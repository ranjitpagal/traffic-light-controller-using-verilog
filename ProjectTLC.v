==> flow/design.v <==
module ProjectTLC(
    input clk, rst,
    output reg [1:0] light_M1, 
    output reg [1:0] light_M2,
    output reg [1:0] light_M3,
    output reg [1:0] light_M4,
    output reg [1:0] light_R,
    output reg [1:0] light_S,
    output reg [3:0] count,
    output reg [3:0] ps
);
    parameter S1=0, S2=1, S3=2, S4=3, S5=4, S6=5, S7=6, S8=7, S9=8, S10=9;
    parameter Tmg=10, Ttg=7, Tsg=5, Ty=3;
    always @(posedge clk or posedge rst) begin
        if (rst) begin
            ps <= S1;
            count <= 0;
        end else begin
            case (ps)
                S1: if (count < Tmg) count <= count + 1; 
                    else begin ps <= S2; 
                               count <= 0; end
                S2: if (count < Ty) count <= count + 1; 
                    else begin ps <= S3; 
                               count <= 0; end
                S3: if (count < Ttg) count <= count + 1; 
                    else begin ps <= S4; 
                               count <= 0; end
                S4: if (count < Ty) count <= count + 1; 
                    else begin ps <= S5; 
                               count <= 0; end
                S5: if (count < Ttg) count <= count + 1; 
                    else begin ps <= S6; 
                               count <= 0; end
                S6: if (count < Ty) count <= count + 1; 
                    else begin ps <= S7; 
                               count <= 0; end
                S7: if (count < Tsg) count <= count + 1; 
                    else begin ps <= S8; 
                               count <= 0; end
                S8: if (count < Ty) count <= count + 1; 
                    else begin ps <= S9; 
                               count <= 0; end
                S9: if (count < Tsg) count <= count + 1; 
                    else begin ps <= S10; 
                               count <= 0; end
                S10: if (count < Ty) count <= count + 1; 
                    else begin ps <= S1; 
                               count <= 0; end
                default: begin ps <= S1;count <= 0; end
            endcase
        end
    end
    always @(ps) begin
        case (ps)
            S1: begin 
                 light_M1 = 2'b10; 
                 light_M2 = 2'b10; 
                 light_M3 = 2'b00; 
                 light_M4 = 2'b00; 
                 light_R = 2'b00; 
                 light_S = 2'b00; end
            S2: begin 
                 light_M1 = 2'b10; 
                 light_M2 = 2'b01; 
                 light_M3 = 2'b00; 
                 light_M4 = 2'b00; 
                 light_R = 2'b00; 
                 light_S = 2'b00; end
            S3: begin 
                 light_M1 = 2'b10; 
                 light_M2 = 2'b00; 
                 light_M3 = 2'b10; 
                 light_M4 = 2'b00; 
                 light_R = 2'b00; 
                 light_S = 2'b00; end
            S4: begin 
                 light_M1 = 2'b01; 
                 light_M2 = 2'b00; 
                 light_M3 = 2'b01; 
                 light_M4 = 2'b00; 
                 light_R = 2'b00; 
                 light_S = 2'b00; end
            S5: begin 
                 light_M1 = 2'b00; 
                 light_M2 = 2'b10; 
                 light_M3 = 2'b00; 
                 light_M4 = 2'b10; 
                 light_R = 2'b00; 
                 light_S = 2'b00; end
            S6: begin 
                 light_M1 = 2'b00; 
                 light_M2 = 2'b01; 
                 light_M3 = 2'b00; 
                 light_M4 = 2'b01; 
                 light_R = 2'b00; 
                 light_S = 2'b00; end
            S7: begin 
                 light_M1 = 2'b00; 
                 light_M2 = 2'b00; 
                 light_M3 = 2'b00; 
                 light_M4 = 2'b00; 
                 light_R = 2'b10; 
                 light_S = 2'b00; end
            S8: begin 
                 light_M1 = 2'b00; 
                 light_M2 = 2'b00; 
                 light_M3 = 2'b00; 
                 light_M4 = 2'b00; 
                 light_R = 2'b01; 
                 light_S = 2'b00; end
            S9: begin 
                 light_M1 = 2'b00; 
                 light_M2 = 2'b00; 
                 light_M3 = 2'b00; 
                 light_M4 = 2'b00; 
                 light_R = 2'b00; 
                 light_S = 2'b10; end
            S10: begin 
                 light_M1 = 2'b00; 
                 light_M2 = 2'b00; 
                 light_M3 = 2'b00; 
                 light_M4 = 2'b00; 
                 light_R = 2'b00; 
                 light_S = 2'b01; end
            default: begin 
                 light_M1 = 2'b10; 
                 light_M2 = 2'b10; 
                 light_M3 = 2'b00; 
                 light_M4 = 2'b00; 
                 light_R = 2'b00; 
                 light_S = 2'b00; end
        endcase
    end
endmodule
### From RTL to reports: ProjectTLC

Tool output for the design above, in the order of the flow.
Lines are those of the file above, counted from 1.
Cell names lack the library's common part.
A cell with -- has no value.

* design top: ProjectTLC
* clock port: clk
* library: sky130hd
* corner: tt_025C_1v80

### Word-level counts

Source: Yosys, flattened and elaborated, memories not mapped. Widths are those after wreduce. Registers that Yosys merges into a memory's read port (data or address) are not register bits. Print and check cells do not count. Equal cells are merged and count once.
Memory sizes are those after Yosys's memory passes, which may raise the word count (mostly to a power of two), join words into wider ones and drop unused or constant bits.

* register bits: 8
* ROM bits: 192
* memories: 1
* bits of input ports: 2
* word-level cells: 48

Memory list
* (name not given): words 16, width 12, rd ports 1, wr ports 0, line 55 `case (ps)`

* $add $sub $neg: 1
* magnitude comparators: 4
* equal/unequal tests: 19
* muxes and demuxes: 16
* reductions and logical operators: 5

Operators with widths (number)
* 2-to-1 mux 4 bit: 14
* case mux 4 bit (select 10 bit): 1
* != test 2 bit with constant B: 10
* equality test 4 x 3 -> 1 bit with constant B: 4
* case mux 4 bit (select 4 bit): 1
* AND reduction 10 bit: 1
* equality test 4 x 2 -> 1 bit with constant B: 2
* less-than comparator 4 x 3 -> 1 bit with constant B: 2
* equality test 4 bit with constant B: 2
* OR reduction 5 bit: 1
* OR reduction 2 bit: 2
* adder 4 x 1 -> 4 bit with constant B: 1
* equality test 4 x 1 -> 1 bit with constant B: 1
* less-than comparator 4 x 2 -> 1 bit with constant B: 1
* less-than comparator 4 bit with constant B: 1
* zero test 4 bit: 1

### Longest topological paths

Yosys ltp: most cells in a row. Word level: on the elaborated netlist, between registers, memories and ports. Mapped: between sequential cells and ports; inverters and the memories' decode and read muxes count.

* depth after elaboration: 3
* ABC_AREA: 0
* depth in mapped cells: 5
* mapped depth without buffers: 5

### Synthesis result

Source: synth_stat.txt of the flow (Yosys; design flattened, memories mapped). It holds for the ABC_AREA given above (unset counts as 0); a run with the other value may have another netlist.

Cell types
* dfrtp_1: number 8, total area 200.192 um2
* nor2_1: number 12, total area 45.043 um2
* xor2_1: number 5, total area 43.792 um2
* o221ai_4: number 1, total area 26.275 um2
* ha_1: number 2, total area 25.024 um2
* nand2b_1: number 4, total area 25.024 um2
* nor3_1: number 4, total area 20.019 um2
* inv_1: number 5, total area 18.768 um2
* nand2_1: number 5, total area 18.768 um2
* a2111oi_2: number 1, total area 15.014 um2
* buf_4: number 2, total area 15.014 um2
* nand3_1: number 3, total area 15.014 um2
* a22oi_2: number 1, total area 12.512 um2
* a31oi_1: number 2, total area 12.512 um2
* nor3b_2: number 1, total area 12.512 um2
* nor4_2: number 1, total area 12.512 um2
* buf_6: number 1, total area 11.261 um2
* buf_2: number 2, total area 10.01 um2

Other cell types: 11; their cells: 11.

* standard cells after synthesis: 71
* synthesis area: 0.0006181 mm2
* flip-flops: 8
* buffer cells: 5

### Path before layout

Path of least setup slack by OpenSTA after synthesis, without wires, with an ideal clock, recovery checks aside; 20% of the period is set as input and as output delay. Where synthesis merged equal registers, the netlist keeps one of their names.

* path kind: register to output
* start: register ps[0]
* end: output port light_M3[0]
* clock period: 2.32 ns
* output delay: 0.464 ns
* arrival: 1.234 ns
* required time: 1.856 ns
* path slack: 0.622 ns
* path delay: 1.234 ns
* stages on the path: 5
* path buffers: 2
* period reached after synthesis: 1.698 ns

"path delay" is the arrival time less input delay plus setup time.
A path that ends at an output port has no setup time.
"stages on the path" counts driving pins, that of a launching flip-flop among them; a cell with two outputs on the path counts twice.
"period reached after synthesis" = period - worst setup slack (recovery checks aside). The figure is calculated, with input and output delays left at 20% of the set period.
Between the ends stands the longest chain of elaborated cells between them, by number of cells; it is not shown to be the way that was timed. Of several equally long chains one is given.
Each line given opens the expression or statement behind the cell; cells for indexed reads and writes are added by Yosys, which also makes memories of some case tables.
A memory read counts as a cell of the chain, while the word-level depth stops at memories.
A register here has more assigning lines than the two given.

* cells stage by stage: dfrtp_1 buf_2 nand2_1 nor3_1 buf_4
* length of the longest elaborated chain: 1

Ends and longest elaborated chain, after synthesis
* start, declared: line 10 `output reg [3:0] ps`
* start, assigned: line 16 `ps <= S1;`
* start, assigned: line 21 `else begin ps <= S2;`
* memory (16 x 12 bit): line 55 `case (ps)`
* end, declared: line 5 `output reg [1:0] light_M3,`

Some nets on the timed path still bear RTL names; the line given drives or declares the net.

Nets with RTL names, path after synthesis (line)
* light_M1[0]: 55

### Timing after layout

From the final timing report of job 1: the path of least setup slack in the routed layout; clock arrival at registers is part of the times.

* path kind: register to output
* start: register ps[3]
* end: output port light_M4[1]
* clock period: 3.05 ns
* output delay: 0.61 ns
* arrival: 1.85 ns
* required time: 2.44 ns
* path slack: 0.59 ns
* stages on the path: 4
* path buffers: 1

Between the ends stands the longest chain of elaborated cells between them, by number of cells; it is not shown to be the way that was timed. Of several equally long chains one is given.
A memory read counts as a cell of the chain, while the word-level depth stops at memories.
A register here has more assigning lines than the two given.

* cells stage by stage: dfrtp_2 nand2b_1 nor3_1 clkdlybuf4s50_1
* length of the longest elaborated chain: 1

Ends and longest elaborated chain, post-layout
* start, declared: line 10 `output reg [3:0] ps`
* start, assigned: line 16 `ps <= S1;`
* start, assigned: line 21 `else begin ps <= S2;`
* memory (16 x 12 bit): line 55 `case (ps)`
* end, declared: line 6 `output reg [1:0] light_M4,`

Lab notebook: ProjectTLC

Measured data: module ProjectTLC, platform sky130hd, 2 stored runs of the flow under differing settings, order arbitrary. Input and output delays are each 20% of the period that was set; the output load is 0.01 pF.
"period achieved": clock period set for the run, less the worst setup slack. It is reckoned from that one timing run; input and output delays stay at 20% of the period that was set.
"critical setup path time" = time allowed to the worst setup path (clock period - input delay - output delay, where it has them) - its slack; a late launch clock adds to it, a late capture clock takes from it.
By "total power after layout" is meant OpenSTA's value without simulated activity: inputs other than the clock are taken to toggle once in ten clock periods, and the tool carries that through the logic.

### Job 1

Settings: `period_ns=3.05`, `CORE_UTILIZATION=39`, `SETUP_SLACK_MARGIN=0.44`, `CORE_MARGIN=10`, `CELL_PAD_IN_SITES_GLOBAL_PLACEMENT=0`, `CELL_PAD_IN_SITES_DETAIL_PLACEMENT=2`, `TNS_END_PERCENT=80`, `GPL_ROUTABILITY_DRIVEN=1`, `CAP_MARGIN=40`, `SLEW_MARGIN=20`

- Setup slack of the worst path: 0.593 ns
- Standard-cell area after layout: 0.0008396 mm2
- Critical setup path time: 1.85 ns
- Worst setup path type: register to output
- Total power after layout: 192.6 uW
- Netlist area reported by Yosys: 0.0006181 mm2
- Period achieved: 2.457 ns
- Setup total negative slack: 0.000 ns
- Die size: 0.0035772 mm2
- Utilization after routing: 55.7 %

### Job 2

Settings: `period_ns=1.93`, `CORE_UTILIZATION=52`, `CAP_MARGIN=20`, `CORE_MARGIN=2`, `SLEW_MARGIN=20`

- Setup slack of the worst path: 0.006 ns
- Standard-cell area after layout: 0.0009559 mm2
- Critical setup path time: 1.54 ns
- Worst setup path type: register to output
- Total power after layout: 307.4 uW
- Netlist area reported by Yosys: 0.0006181 mm2
- Period achieved: 1.924 ns
- Setup total negative slack: 0.000 ns
- Die size: 0.0014803 mm2
- Utilization after routing: 86.0 %
